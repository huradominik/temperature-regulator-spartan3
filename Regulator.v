==> flow/design.v <==
module AND(Y,A1,A2);
input  A1,A2;
output  Y;
reg Y;
always @(A1 or A2)
case ({A1,A2})
2'b00 : Y <=1'b0;
2'b01 : Y <=1'b0;
2'b10 : Y <=1'b0;
2'b11 : Y <=1'b1;
endcase
endmodule
module NOT(Y,A);
input A;
output Y;
reg Y;
always @(A)
case(A)
1'b0 : Y <=1'b1;
1'b1 : Y <=1'b0;
endcase
endmodule
module Regulator(clk,WE1,WE2,WY,
SA,SB,SC,SD,SE,SF,SG,grzalka,clr,an,CLKwy);
input [7:0] WE1;
input [7:0] WE2;
input clk,clr;
output grzalka;
output [2:0] WY;   
output SA,SB,SC,SD,SE,SF,SG;
output CLKwy;
output an;
assign an=1'b1;
wire [7:0] WY1;
wire [7:0] WY2;
wire [7:0] wy_tr;
wire [2:0] WY;
wire [3:0] wy_mu;
wire [7:0] wy_tr1;
wire m,w,r;
wire y1,y2;
rej8 blok1(clk,clr,WE1,WY1,1'b1);
rej8 blok2(clk,clr,wy_tr1,WY2,1'b1);
komparator blok3(WY1,WY2,m,r,w);
XOR blok9(y1,r,m);
NOT blok10(y2,w);
AND blok11(y3,y1,y2);
dioda blok12(clk,1'b0,y3,,grzalka);
preskaler blok4(clk,clr,1'b1,,seg);
rej0 blok5(clk,clr,WY,seg);
transkoder blok6(wy_tr,WY2);
multiplexser blok7(WY,wy_tr,wy_mu);
wyswietlacz blok8(wy_mu,SA,SB,SC,SD,SE,SF,SG);
preskaler_ADC blok13(clk,clr,1'b1,,CLKwy);
transkoderADC blok14(wy_tr1,WE2);
endmodule
module XOR(Y,A1,A2);
input A1,A2;
output Y;
reg Y;
always @(A1 or A2)
case ({A1,A2})
2'b00 : Y <=1'b0;
2'b01 : Y <=1'b1;
2'b10 : Y <=1'b1;
2'b11 : Y <=1'b0;
endcase
endmodule
module dioda(CLK,CLR,CE,Q,CEO);
input CLK, CLR, CE;
output [26:0] Q;
reg [26:0] Q;
output CEO;
always @(posedge CLK or posedge CLR)
  if(CLR)
    Q <= 26'd0;
  else begin
    if(CE) begin
      if(Q != 26'd49999999)
        Q <= Q + 1'b1;
      else
        Q <= 26'd0;
    end
  end
assign CEO = CE & (Q > 26'd24999999);
endmodule
module komparator( A,B,M,R,W);
input [7:0] A, B;
output M,R,W;
reg M,R,W;
always @(A or B)
if(A<B) 
begin
R <=1'b0;
W <=1'b0;
M <=1'b1;
end
else if (A==B) begin
R <=1'b1;
W <=1'b0;
M <=1'b0;
end
else begin
R <=1'b0;
W <=1'b1;
M <=1'b0;
end
endmodule
module multiplexser(sel,we,wy);
input  [2:0] sel;
input [11:0] we;
output reg [3:0] wy;
always @(sel or we)
	if(sel==3'b110)
	wy <= we[3:0];
	else if(sel==3'b101)
	wy <= we[7:4];
	else if(sel==3'b011)
	wy <= we[11:8];
	 else wy <= we[11:8];
endmodule
module preskaler(CLK,CLR,CE,Q,CEO);
input CLK, CLR, CE;
output [18:0] Q;
reg [18:0] Q;
output CEO;
always @(posedge CLK or posedge CLR)
	if(CLR)
	Q <= 18'd0;
	else begin
	if(CE) begin
	if(Q != 18'd250000)
	Q <= Q + 1'b1;
	else
	Q <= 18'd0;
	end
	end
assign CEO = (CE & (Q == 18'd250000));
endmodule
module preskaler_ADC(CLK,CLR,CE,Q,CEO);
input CLK, CLR, CE;
output [7:0] Q;
reg [7:0] Q;
output CEO;
always @(posedge CLK or posedge CLR)
	if(CLR)
	Q <= 7'd0;
	else begin
	if(CE) begin
	if(Q != 7'd78)
	Q <= Q + 1'b1;
	else
	Q <= 18'd0;
	end
	end
assign CEO = CE & (Q == 7'd78);
endmodule
module rej0(CLK,CLR,Q1,CE);
input CLK,CLR,CE;
output  [2:0] Q1;
reg [2:0] Q1;
always @(posedge CLK or posedge CLR)
if(CLR)
Q1 <= 3'b111;
else
if(CE)
begin
Q1 <= {Q1[1:0],~&Q1[1:0]};
end
endmodule
module rej8(CLK,CLR,D,Q,CE);
input CLK,CLR,CE;
input [7:0] D;
output [7:0] Q;
reg [7:0] Q;
always @(posedge CLK or posedge CLR)
if(CLR)
Q <= 8'd0;
else 
if(CE) begin
Q[0] <= D[0];
Q[1] <= D[1];
Q[2] <= D[2];
Q[3] <= D[3];
Q[4] <= D[4];
Q[5] <= D[5];
Q[6] <= D[6];
Q[7] <= D[7];
end
endmodule
module transkoder(Y,A);
input [7:0] A;
output [11:0] Y;
reg [11:0] Y;
always @(A)
case (A)
8'b00000000 : Y <=12'b0000_0000_0000;
8'b00000001 : Y <=12'b0000_0000_0001;
8'b00000010 : Y <=12'b0000_0000_0010;
8'b00000011 : Y <=12'b0000_0000_0011;
8'b00000100 : Y <=12'b0000_0000_0100;
8'b00000101 : Y <=12'b0000_0000_0101;
8'b00000110 : Y <=12'b0000_0000_0110;
8'b00000111 : Y <=12'b0000_0000_0111;
8'b00001000 : Y <=12'b0000_0000_1000;
8'b00001001 : Y <=12'b0000_0000_1001;
8'b00010000 : Y <=12'b0000_0001_0000;
8'b00010001 : Y <=12'b0000_0001_0001;
8'b00010010 : Y <=12'b0000_0001_0010;
8'b00010011 : Y <=12'b0000_0001_0011;
8'b00010100 : Y <=12'b0000_0001_0100;
8'b00010101 : Y <=12'b0000_0001_0101;
8'b00010110 : Y <=12'b0000_0001_0110;
8'b00010111 : Y <=12'b0000_0001_0111;
8'b00011000 : Y <=12'b0000_0001_1000;
8'b00011001 : Y <=12'b0000_0001_1001;
8'b00100000 : Y <=12'b0000_0010_0000;
8'b00100001 : Y <=12'b0000_0010_0001;
8'b00100010 : Y <=12'b0000_0010_0010;
8'b00100011 : Y <=12'b0000_0010_0011;
8'b00100100 : Y <=12'b0000_0010_0100;
8'b00100101 : Y <=12'b0000_0010_0101;
8'b00100110 : Y <=12'b0000_0010_0110;
8'b00100111 : Y <=12'b0000_0010_0111;
8'b00101000 : Y <=12'b0000_0010_1000;
8'b00101001 : Y <=12'b0000_0010_1001;
8'b00110000 : Y <=12'b0000_0011_0000;
8'b00110001 : Y <=12'b0000_0011_0001;
8'b00110010 : Y <=12'b0000_0011_0010;
8'b00110011 : Y <=12'b0000_0011_0011;
8'b00110100 : Y <=12'b0000_0011_0100;
8'b00110101 : Y <=12'b0000_0011_0101;
8'b00110110 : Y <=12'b0000_0011_0110;
8'b00110111 : Y <=12'b0000_0011_0111;
8'b00111000 : Y <=12'b0000_0011_1000;
8'b00111001 : Y <=12'b0000_0011_1001;
8'b01000000 : Y <=12'b0000_0100_0000;
8'b01000001 : Y <=12'b0000_0100_0001;
8'b01000010 : Y <=12'b0000_0100_0010;
8'b01000011 : Y <=12'b0000_0100_0011;
8'b01000100 : Y <=12'b0000_0100_0100;
8'b01000101 : Y <=12'b0000_0100_0101;
8'b01000110 : Y <=12'b0000_0100_0110;
8'b01000111 : Y <=12'b0000_0100_0111;
8'b01001000 : Y <=12'b0000_0100_1000;
8'b01001001 : Y <=12'b0000_0100_1001;
8'b01010000 : Y <=12'b0000_0101_0000;
8'b01010001 : Y <=12'b0000_0101_0001;
8'b01010010 : Y <=12'b0000_0101_0010;
8'b01010011 : Y <=12'b0000_0101_0011;
8'b01010100 : Y <=12'b0000_0101_0100;
8'b01010101 : Y <=12'b0000_0101_0101;
8'b01010110 : Y <=12'b0000_0101_0110;
8'b01010111 : Y <=12'b0000_0101_0111;
8'b01011000 : Y <=12'b0000_0101_1000;
8'b01011001 : Y <=12'b0000_0101_1001;
8'b01100000 : Y <=12'b0000_0110_0000;
8'b01100001 : Y <=12'b0000_0110_0001;
8'b01100010 : Y <=12'b0000_0110_0010;
8'b01100011 : Y <=12'b0000_0110_0011;
8'b01100100 : Y <=12'b0000_0110_0100;
8'b01100101 : Y <=12'b0000_0110_0101;
8'b01100110 : Y <=12'b0000_0110_0110;
8'b01100111 : Y <=12'b0000_0110_0111;
8'b01101000 : Y <=12'b0000_0110_1000;
8'b01101001 : Y <=12'b0000_0110_1001;
8'b01110000 : Y <=12'b0000_0111_0000;
8'b01110001 : Y <=12'b0000_0111_0001;
8'b01110010 : Y <=12'b0000_0111_0010;
8'b01110011 : Y <=12'b0000_0111_0011;
8'b01110100 : Y <=12'b0000_0111_0100;
8'b01110101 : Y <=12'b0000_0111_0101;
8'b01110110 : Y <=12'b0000_0111_0110;
8'b01110111 : Y <=12'b0000_0111_0111;
8'b01111000 : Y <=12'b0000_0111_1000;
8'b01111001 : Y <=12'b0000_0111_1001;
8'b10000000 : Y <=12'b0000_1000_0000;
8'b10000001 : Y <=12'b0000_1000_0001;
8'b10000010 : Y <=12'b0000_1000_0010;
8'b10000011 : Y <=12'b0000_1000_0011;
8'b10000100 : Y <=12'b0000_1000_0100;
8'b10000101 : Y <=12'b0000_1000_0101;
8'b10000110 : Y <=12'b0000_1000_0110;
8'b10000111 : Y <=12'b0000_1000_0111;
8'b10001000 : Y <=12'b0000_1000_1000;
8'b10001001 : Y <=12'b0000_1000_1001;
8'b10010000 : Y <=12'b0000_1001_0000;
8'b10010001 : Y <=12'b0000_1001_0001;
8'b10010010 : Y <=12'b0000_1001_0010;
8'b10010011 : Y <=12'b0000_1001_0011;
8'b10010100 : Y <=12'b0000_1001_0100;
8'b10010101 : Y <=12'b0000_1001_0101;
8'b10010110 : Y <=12'b0000_1001_0110;
8'b10010111 : Y <=12'b0000_1001_0111;
8'b10011000 : Y <=12'b0000_1001_1000;
8'b10011001 : Y <=12'b0000_1001_1001;
default : Y <=12'b0000_0011_0101;
endcase
endmodule
module transkoderADC(Y,A);
input [7:0] A;
output [7:0] Y;
reg [7:0] Y;
always @(A)
case (A)
8'b00111000 : Y <=8'b00000000;  
8'b00111001 : Y <=8'b00000001;  
8'b00111010 : Y <=8'b00000010;  
8'b00111011 : Y <=8'b00000011;  
8'b00111100 : Y <=8'b00000100;  
8'b00111101 : Y <=8'b00000101;  
8'b00111110 : Y <=8'b00000110;  
8'b00111111 : Y <=8'b00000111;  
8'b01000000 : Y <=8'b00001000;  
8'b01000001 : Y <=8'b00001001;  
8'b01000010 : Y <=8'b00010000;  
8'b01000011 : Y <=8'b00010001;  
8'b01000100 : Y <=8'b00010010;  
8'b01000101 : Y <=8'b00010011;  
8'b01000110 : Y <=8'b00010100;  
8'b01000111 : Y <=8'b00010101;  
8'b01001000 : Y <=8'b00010110;  
8'b01001001 : Y <=8'b00010111;  
8'b01001010 : Y <=8'b00011000;  
8'b01001011 : Y <=8'b00011001;  
8'b01001100 : Y <=8'b00100000;  
8'b01001101 : Y <=8'b00100001;  
8'b01001110 : Y <=8'b00100010;  
8'b01001111 : Y <=8'b00100011;  
8'b01010000 : Y <=8'b00100100;  
8'b01010001 : Y <=8'b00100101;  
8'b01010010 : Y <=8'b00100110;  
8'b01010011 : Y <=8'b00100111;  
8'b01010100 : Y <=8'b00101000;  
8'b01010101 : Y <=8'b00101001;  
8'b01010110 : Y <=8'b00110000;  
8'b01010111 : Y <=8'b00110001;  
8'b01011000 : Y <=8'b00110010;  
8'b01011001 : Y <=8'b00110011;  
8'b01011010 : Y <=8'b00110100;  
8'b01011011 : Y <=8'b00110101;  
8'b01011100 : Y <=8'b00110110;  
8'b01011101 : Y <=8'b00110111;  
8'b01011110 : Y <=8'b00111000;  
8'b01011111 : Y <=8'b00111001;  
8'b01100000 : Y <=8'b01000000;  
8'b01100001 : Y <=8'b01000001;  
8'b01100010 : Y <=8'b01000010;  
8'b01100011 : Y <=8'b01000011;  
8'b01100100 : Y <=8'b01000100;  
8'b01100101 : Y <=8'b01000101;  
8'b01100110 : Y <=8'b01000110;  
8'b01100111 : Y <=8'b01000111;  
8'b01101000 : Y <=8'b01001000;  
8'b01101001 : Y <=8'b01001001;  
8'b01101010 : Y <=8'b01010000;  
8'b01101011 : Y <=8'b01010001;  
8'b01101100 : Y <=8'b01010010;  
8'b01101101 : Y <=8'b01010011;  
8'b01101110 : Y <=8'b01010100;  
8'b01101111 : Y <=8'b01010101;  
8'b01110000 : Y <=8'b01010110;  
8'b01110001 : Y <=8'b01010111;  
8'b01110010 : Y <=8'b01011000;  
8'b01110011 : Y <=8'b01011001;  
8'b01110100 : Y <=8'b01100000;  
8'b01110101 : Y <=8'b01100001;  
8'b01110110 : Y <=8'b01100010;  
8'b01110111 : Y <=8'b01100011;  
8'b01111000 : Y <=8'b01100100;  
8'b01111001 : Y <=8'b01100101;  
8'b01111010 : Y <=8'b01100110;  
8'b01111011 : Y <=8'b01100111;  
8'b01111100 : Y <=8'b01101000;  
8'b01111101 : Y <=8'b01101001;  
8'b01111110 : Y <=8'b01110000;  
8'b01111111 : Y <=8'b01110001;  
8'b10000000 : Y <=8'b01110010;  
8'b10000001 : Y <=8'b01110011;  
8'b10000010 : Y <=8'b01110100;  
8'b10000011 : Y <=8'b01110101;  
8'b10000100 : Y <=8'b01110110;  
8'b10000101 : Y <=8'b01110111;  
8'b10000110 : Y <=8'b01111000;  
8'b10000111 : Y <=8'b01111001;  
8'b10001000 : Y <=8'b10000000;  
8'b10001001 : Y <=8'b10000001;  
8'b10001010 : Y <=8'b10000010;  
8'b10001011 : Y <=8'b10000011;  
8'b10001100 : Y <=8'b10000100;  
8'b10001101 : Y <=8'b10000101;  
8'b10001110 : Y <=8'b10000110;  
8'b10001111 : Y <=8'b10000111;  
8'b10010000 : Y <=8'b10001000;  
8'b10010001 : Y <=8'b10001001;  
8'b10010010 : Y <=8'b10010000;  
8'b10010011 : Y <=8'b10010001;  
8'b10010100 : Y <=8'b10010010;  
8'b10010101 : Y <=8'b10010011;  
8'b10010110 : Y <=8'b10010100;  
8'b10010111 : Y <=8'b10010101;  
8'b10011000 : Y <=8'b10010110;  
8'b10011001 : Y <=8'b10010111;  
8'b10011010 : Y <=8'b10011000;  
8'b10011011 : Y <=8'b10011001;  
default     : Y <=8'b00100011;  
endcase
endmodule
module wyswietlacz(katoda,sa,sb,sc,sd,se,sf,sg);
input [3:0] katoda;
output reg sa,sb,sc,sd,se,sf,sg;
always @(katoda)
case(katoda)
4'b0000: {sa,sb,sc,sd,se,sf,sg} <= 7'b0000001;
4'b0001: {sa,sb,sc,sd,se,sf,sg} <= 7'b1001111;
4'b0010: {sa,sb,sc,sd,se,sf,sg} <= 7'b0010010;
4'b0011: {sa,sb,sc,sd,se,sf,sg} <= 7'b0000110;
4'b0100: {sa,sb,sc,sd,se,sf,sg} <= 7'b1001100;
4'b0101: {sa,sb,sc,sd,se,sf,sg} <= 7'b0100100;
4'b0110: {sa,sb,sc,sd,se,sf,sg} <= 7'b0100000;
4'b0111: {sa,sb,sc,sd,se,sf,sg} <= 7'b0001111;
4'b1000: {sa,sb,sc,sd,se,sf,sg} <= 7'b0000000;
4'b1001: {sa,sb,sc,sd,se,sf,sg} <= 7'b0000100;
4'b1010: {sa,sb,sc,sd,se,sf,sg} <= 7'b0001000;
4'b1011: {sa,sb,sc,sd,se,sf,sg} <= 7'b1100000;
4'b1100: {sa,sb,sc,sd,se,sf,sg} <= 7'b0110001;
4'b1101: {sa,sb,sc,sd,se,sf,sg} <= 7'b1000010;
4'b1110: {sa,sb,sc,sd,se,sf,sg} <= 7'b0110000;
4'b1111: {sa,sb,sc,sd,se,sf,sg} <= 7'b0111000;
default: {sa,sb,sc,sd,se,sf,sg} <= 7'b1111111;
endcase
endmodule
* Tool chain data of Regulator
Tool output for the design above, in the order of the flow.
Lines are those of the file above, counted from 1.
Operators carry their Yosys type and port widths (W data, S select, Z words).
Library cell names are shortened.
Not given: -
- Top module :: Regulator
- Clock :: clk
- Cell library :: sky130hd
- Library corner :: tt_025C_1v80

* After elaboration
Counts by Yosys on the flattened word-level netlist (proc, flatten, opt, wreduce; memories kept). Register bits leave out memories and registers merged into their read ports (data or address); mux counts leave out enables and synchronous resets folded into registers. Print and check cells are left out. Cells with the same type and inputs are merged into one.
Memory sizes are those after Yosys's memory passes, which may raise the word count (mostly to a power of two), join words into wider ones and drop unused or constant bits.
- Flip-flop bits (word level) :: 65
- Memories kept :: 3
- Word width x clocked read ports :: 8
- Input bits :: 18
- Cells after elaboration :: 48
- Output and inout bits :: 13
- ROM bits :: 4208
** Memories
- (name not given) :: depth 256, bits a word 8, rd ports 1, wr ports 0, RTL line 305 : case (A)
- (name not given) :: depth 256, bits a word 8, rd ports 1, wr ports 0, RTL line 196 : case (A)
- (name not given) :: depth 16, bits a word 7, rd ports 1, wr ports 0, RTL line 413 : case(katoda)
- Reductions and logical operators :: 7
- Equal/unequal tests :: 14
- Muxes and demuxes :: 12
- Order comparisons :: 2
- $add $sub $neg :: 3
- Bitwise operators :: 2
** Operator list (number)
- $add A27 B1 Y27 const B :: 1
- $gt A27 B25 Y1 const B :: 1
- $ne A27 B26 Y1 const B :: 1
- $add A19 B1 Y19 const B :: 1
- $eq A19 B18 Y1 const B :: 1
- $ne A19 B18 Y1 const B :: 1
- $mux W19 :: 1
- $eq A2 B2 Y1 const B :: 4
- $add A8 B1 Y8 const B :: 1
- $eq A8 B7 Y1 const B :: 1
- $ne A8 B7 Y1 const B :: 1
- $lt A8 B8 Y1 :: 1
- $eq A8 B8 Y1 :: 1
- $mux W8 :: 1
- $mux W4 :: 2
- $eq A3 B3 Y1 const B :: 2
- $pmux W1 S2 :: 3
- $mux W1 :: 5
- $eq A2 B1 Y1 const B :: 2
- $logic_not A2 Y1 :: 2
- $reduce_or A2 Y1 :: 2
- $reduce_or A3 Y1 :: 1
- $reduce_and A2 Y1 :: 1
- $and A1 B1 Y1 :: 1
- $not A1 Y1 :: 1
- $logic_not A1 Y1 :: 1

* Depth
Depth = most cells in a row (Yosys ltp): at word level without a register or memory, in the mapped netlist without a sequential cell, where the memories' decode and read muxes count.
- Depth after elaboration :: 10
- ABC_AREA :: 0
- Mapped depth :: 9

* Synthesis result
Yosys stat after the flow's synthesis: flattened, memories mapped to cells. It holds for the ABC_AREA given above (unset counts as 0); a run with the other value may have another netlist.
- Area of sequential cells :: 1965.6 µm²
- Flip-flops :: 73
- Buffers :: 14
- Mapped area :: 4375.4 µm²
- Cells in the netlist :: 442
** Cells by type (number)
- dfrtp_1 :: 43
- edfxtp_1 :: 27
- ha_1 :: 25
- xor2_1 :: 26
- nor2_1 :: 59
- xnor2_1 :: 18
- nand4_1 :: 23
- nand3_1 :: 22
- nand2_1 :: 25
- inv_1 :: 24
- mux4_2 :: 4
- a21oi_1 :: 17
- o21ai_0 :: 16
- dfstp_2 :: 3
- nor2b_1 :: 12
- and3_1 :: 6
- buf_2 :: 7
- nor3_1 :: 7
Not listed: further types 41, cells in them 78.
By module: a second synthesis without flattening, with its own total; a netlist apart from the flattened one above.
- Cells (unflattened synthesis) :: 551
- Area (unflattened synthesis) :: 5240.0 µm²
Rows give one instance, submodules left out.
** Modules
- dioda :: times used 1, cells 153, area 1446.4 µm², sequential area 675.6 µm²
- preskaler :: times used 1, cells 101, area 1029.7 µm², sequential area 475.5 µm²
- rej8 :: times used 2, cells 18, area 335.3 µm², sequential area 200.2 µm²
- transkoderADC :: times used 1, cells 92, area 670.6 µm², sequential area 0.0 µm²
- preskaler_ADC :: times used 1, cells 47, area 446.7 µm², sequential area 200.2 µm²
- wyswietlacz :: times used 1, cells 33, area 269.0 µm², sequential area 0.0 µm²
- komparator :: times used 1, cells 33, area 241.5 µm², sequential area 0.0 µm²
- multiplexser :: times used 1, cells 25, area 180.2 µm², sequential area 0.0 µm²
- transkoder :: times used 1, cells 17, area 133.9 µm², sequential area 0.0 µm²
- rej0 :: times used 1, cells 8, area 117.6 µm², sequential area 78.8 µm²
- Regulator :: times used 1, cells 3, area 15.0 µm², sequential area 0.0 µm²
- XOR :: times used 1, cells 1, area 8.8 µm², sequential area 0.0 µm²
- AND :: times used 1, cells 1, area 6.3 µm², sequential area 0.0 µm²
- NOT :: times used 1, cells 1, area 3.8 µm², sequential area 0.0 µm²

* Worst setup path after synthesis
Path of least setup slack by OpenSTA after synthesis, without wires, with an ideal clock, recovery checks aside; 20% of the period is set as input and as output delay. Where synthesis merged equal registers, the netlist keeps one of their names.
- Path type :: register to output
- From :: register blok2.Q[1]
- To :: output grzalka
- Slack :: 2.731 ns
- Arrival :: 3.677 ns
- Path delay :: 3.677 ns
- Launch time at the first pin :: 0.000 ns
- Stages on the path :: 8
- Clock period :: 8.01 ns
- Synthesis period reached :: 5.279 ns
"path delay" is the arrival time less input delay plus setup time.
At an output port there is no setup time.
"stages on the path": output pins that drive a net of the path, with the launching flip-flop's if there is one; two outputs of one cell count as two.
"synthesis period reached" is the clock period less the worst setup slack; recovery checks do not enter. This is arithmetic on one report: input and output delays are still those of the set period (20% each).
Between the ends stands the longest chain of elaborated cells between them, by number of cells; it is not shown to be the way that was timed. Of several equally long chains one is given.
Each line given opens the expression or statement behind the cell; cells for indexed reads and writes are added by Yosys, which also makes memories of some case tables.
- Path through :: dfrtp_1 > inv_1 > ha_1 > nor2b_1 > o211ai_1 > a21oi_1 > o32ai_1 > o2111a_1
- Cells in the longest elaborated chain :: 10
** Ends and longest elaborated chain, post-synthesis
- from (decl) :: RTL line 174 : output [7:0] Q;
- $eq A8 B8 Y1 :: RTL line 98 : else if (A==B) begin
- $mux W1 :: RTL line 98
- $mux W1 :: RTL line 92 : if(A<B)
- $logic_not A2 Y1 :: RTL line 62 : case ({A1,A2})
- $reduce_or A2 Y1
- $pmux W1 S2 :: RTL line 62
- $logic_not A2 Y1 :: RTL line 6 : case ({A1,A2})
- $reduce_or A3 Y1
- $pmux W1 S2 :: RTL line 6
- $and A1 B1 Y1 :: RTL line 85 : assign CEO = CE & (Q > 26'd24999999);
- to (decl) :: RTL line 28 : output grzalka;

* Worst path after layout
From the final timing report of entry B: the path of least setup slack in the routed layout; clock arrival at registers is part of the times.
- Path type :: register to output
- From :: register blok5.Q1[0]
- To :: output SE
- Clock period :: 5.11 ns
- Arrival :: 2.94 ns
- Launch time at the first pin :: 0.33 ns
- Stages on the path :: 11
- Slack :: 1.15 ns
Between the ends stands the longest chain of elaborated cells between them, by number of cells; it is not shown to be the way that was timed. Of several equally long chains one is given.
A memory read counts as a cell of the chain, while the word-level depth stops at memories.
- Path through :: dfstp_2 > and3b_1 > nand3_1 > o21ai_0 > a21oi_1 > inv_1 > ha_1 > nand2b_1 > o2bb2ai_1 > a31o_2 > clkdlybuf4s50_1
- Cells in the longest elaborated chain :: 4
** Ends and longest elaborated chain, post-layout
- from (decl) :: RTL line 160 : output  [2:0] Q1;
- from (assign) :: RTL line 164 : Q1 <= 3'b111;
- from (assign) :: RTL line 168 : Q1 <= {Q1[1:0],~&Q1[1:0]};
- $eq A3 B3 Y1 :: RTL line 116 : else if(sel==3'b101)
- $mux W4 :: RTL line 116
- $mux W4 :: RTL line 114 : if(sel==3'b110)
- $mem_v2 Z16 W7 :: RTL line 413 : case(katoda)
- to (decl) :: RTL line 30 : output SA,SB,SC,SD,SE,SF,SG;

Stored flow runs of Regulator (2 of them; Yosys, OpenROAD, sky130hd). They differ in their settings and are not a sequence. Constraints: input delay and output delay 20% of the set period each, output load 0.01 pF.
"achieved period" = clock period - worst setup slack. The figure is calculated, with input and output delays left at 20% of the set period.
By "time used up by the worst setup path" is meant the share of the clock period that the worst setup path is allowed (20% is reserved at inputs, 20% at outputs), minus its slack. Clock arrival times at its registers enter into it.
By "power consumption" is meant OpenSTA's value without simulated activity: inputs other than the clock are taken to toggle once in ten clock periods, and the tool carries that through the logic.

* Entry A
** Files
==> flow/run.sh <==
#!/bin/bash
# the make line also repeats the synthesis and layout settings of config.mk as NAME=value (left out here)
make -C /OpenROAD-flow-scripts/flow DESIGN_CONFIG=/design/flow/config.mk WORK_HOME=/design/flow/orfs CLKGATE_MAP_FILE= finish
==> flow/config.mk <==
export PLATFORM = sky130hd
export DESIGN_NAME = Regulator
export DESIGN_NICKNAME = Regulator
export VERILOG_FILES = /design/flow/design.v
export SDC_FILE = /design/flow/constraint.sdc
export NUM_CORES = 4
export LEC_CHECK = 0
export CAP_MARGIN = 20
export CELL_PAD_IN_SITES_DETAIL_PLACEMENT = 2
export CELL_PAD_IN_SITES_GLOBAL_PLACEMENT = 1
export CORE_MARGIN = 2
export CORE_UTILIZATION = 64
export CTS_CLUSTER_DIAMETER = 194
export GPL_ROUTABILITY_DRIVEN = 1
export MAX_ROUTING_LAYER = met5
export PLACE_DENSITY_LB_ADDON = 0.19
export SETUP_SLACK_MARGIN = 1.32
export SLEW_MARGIN = 20
==> flow/constraint.sdc <==
create_clock -name core_clock -period 4.41 [get_ports {clk}]
set_input_delay 0.8820 -clock core_clock [delete_from_list [all_inputs] [get_ports {clk}]]
set_output_delay 0.8820 -clock core_clock [all_outputs]
set_load 0.01 [all_outputs]
** Results
Unfinished; error DPL-0033 in placement.

* Entry B
** Files
==> flow/run.sh <==
#!/bin/bash
# the make line also repeats the synthesis and layout settings of config.mk as NAME=value (left out here)
make -C /OpenROAD-flow-scripts/flow DESIGN_CONFIG=/design/flow/config.mk WORK_HOME=/design/flow/orfs CLKGATE_MAP_FILE= finish
==> flow/config.mk <==
export PLATFORM = sky130hd
export DESIGN_NAME = Regulator
export DESIGN_NICKNAME = Regulator
export VERILOG_FILES = /design/flow/design.v
export SDC_FILE = /design/flow/constraint.sdc
export NUM_CORES = 4
export LEC_CHECK = 0
export CAP_MARGIN = 20
export CORE_ASPECT_RATIO = 1.39
export CORE_MARGIN = 2
export CORE_UTILIZATION = 18
export GPL_TIMING_DRIVEN = 1
export MIN_ROUTING_LAYER = met1
export PLACE_DENSITY = 0.63
export SLEW_MARGIN = 20
export TNS_END_PERCENT = 30
==> flow/constraint.sdc <==
create_clock -name core_clock -period 5.11 [get_ports {clk}]
set_input_delay 1.0220 -clock core_clock [delete_from_list [all_inputs] [get_ports {clk}]]
set_output_delay 1.0220 -clock core_clock [all_outputs]
set_load 0.01 [all_outputs]
** Results
- Power consumption :: 1,474 µW
- Total die area :: 25,587.9 µm²
- Synthesis area :: 4,375.4 µm²
- Achieved period :: 3.963 ns
- Standard-cell area of the final layout :: 5,336.4 µm²
- Utilization after routing :: 0.223
- Time used up by the worst setup path :: 2.94 ns
- Kind of the worst setup path :: register to output
- Worst setup slack after layout :: 1.147 ns
- Setup total negative slack :: 0.000 ns
- Smallest hold slack :: 0.483 ns
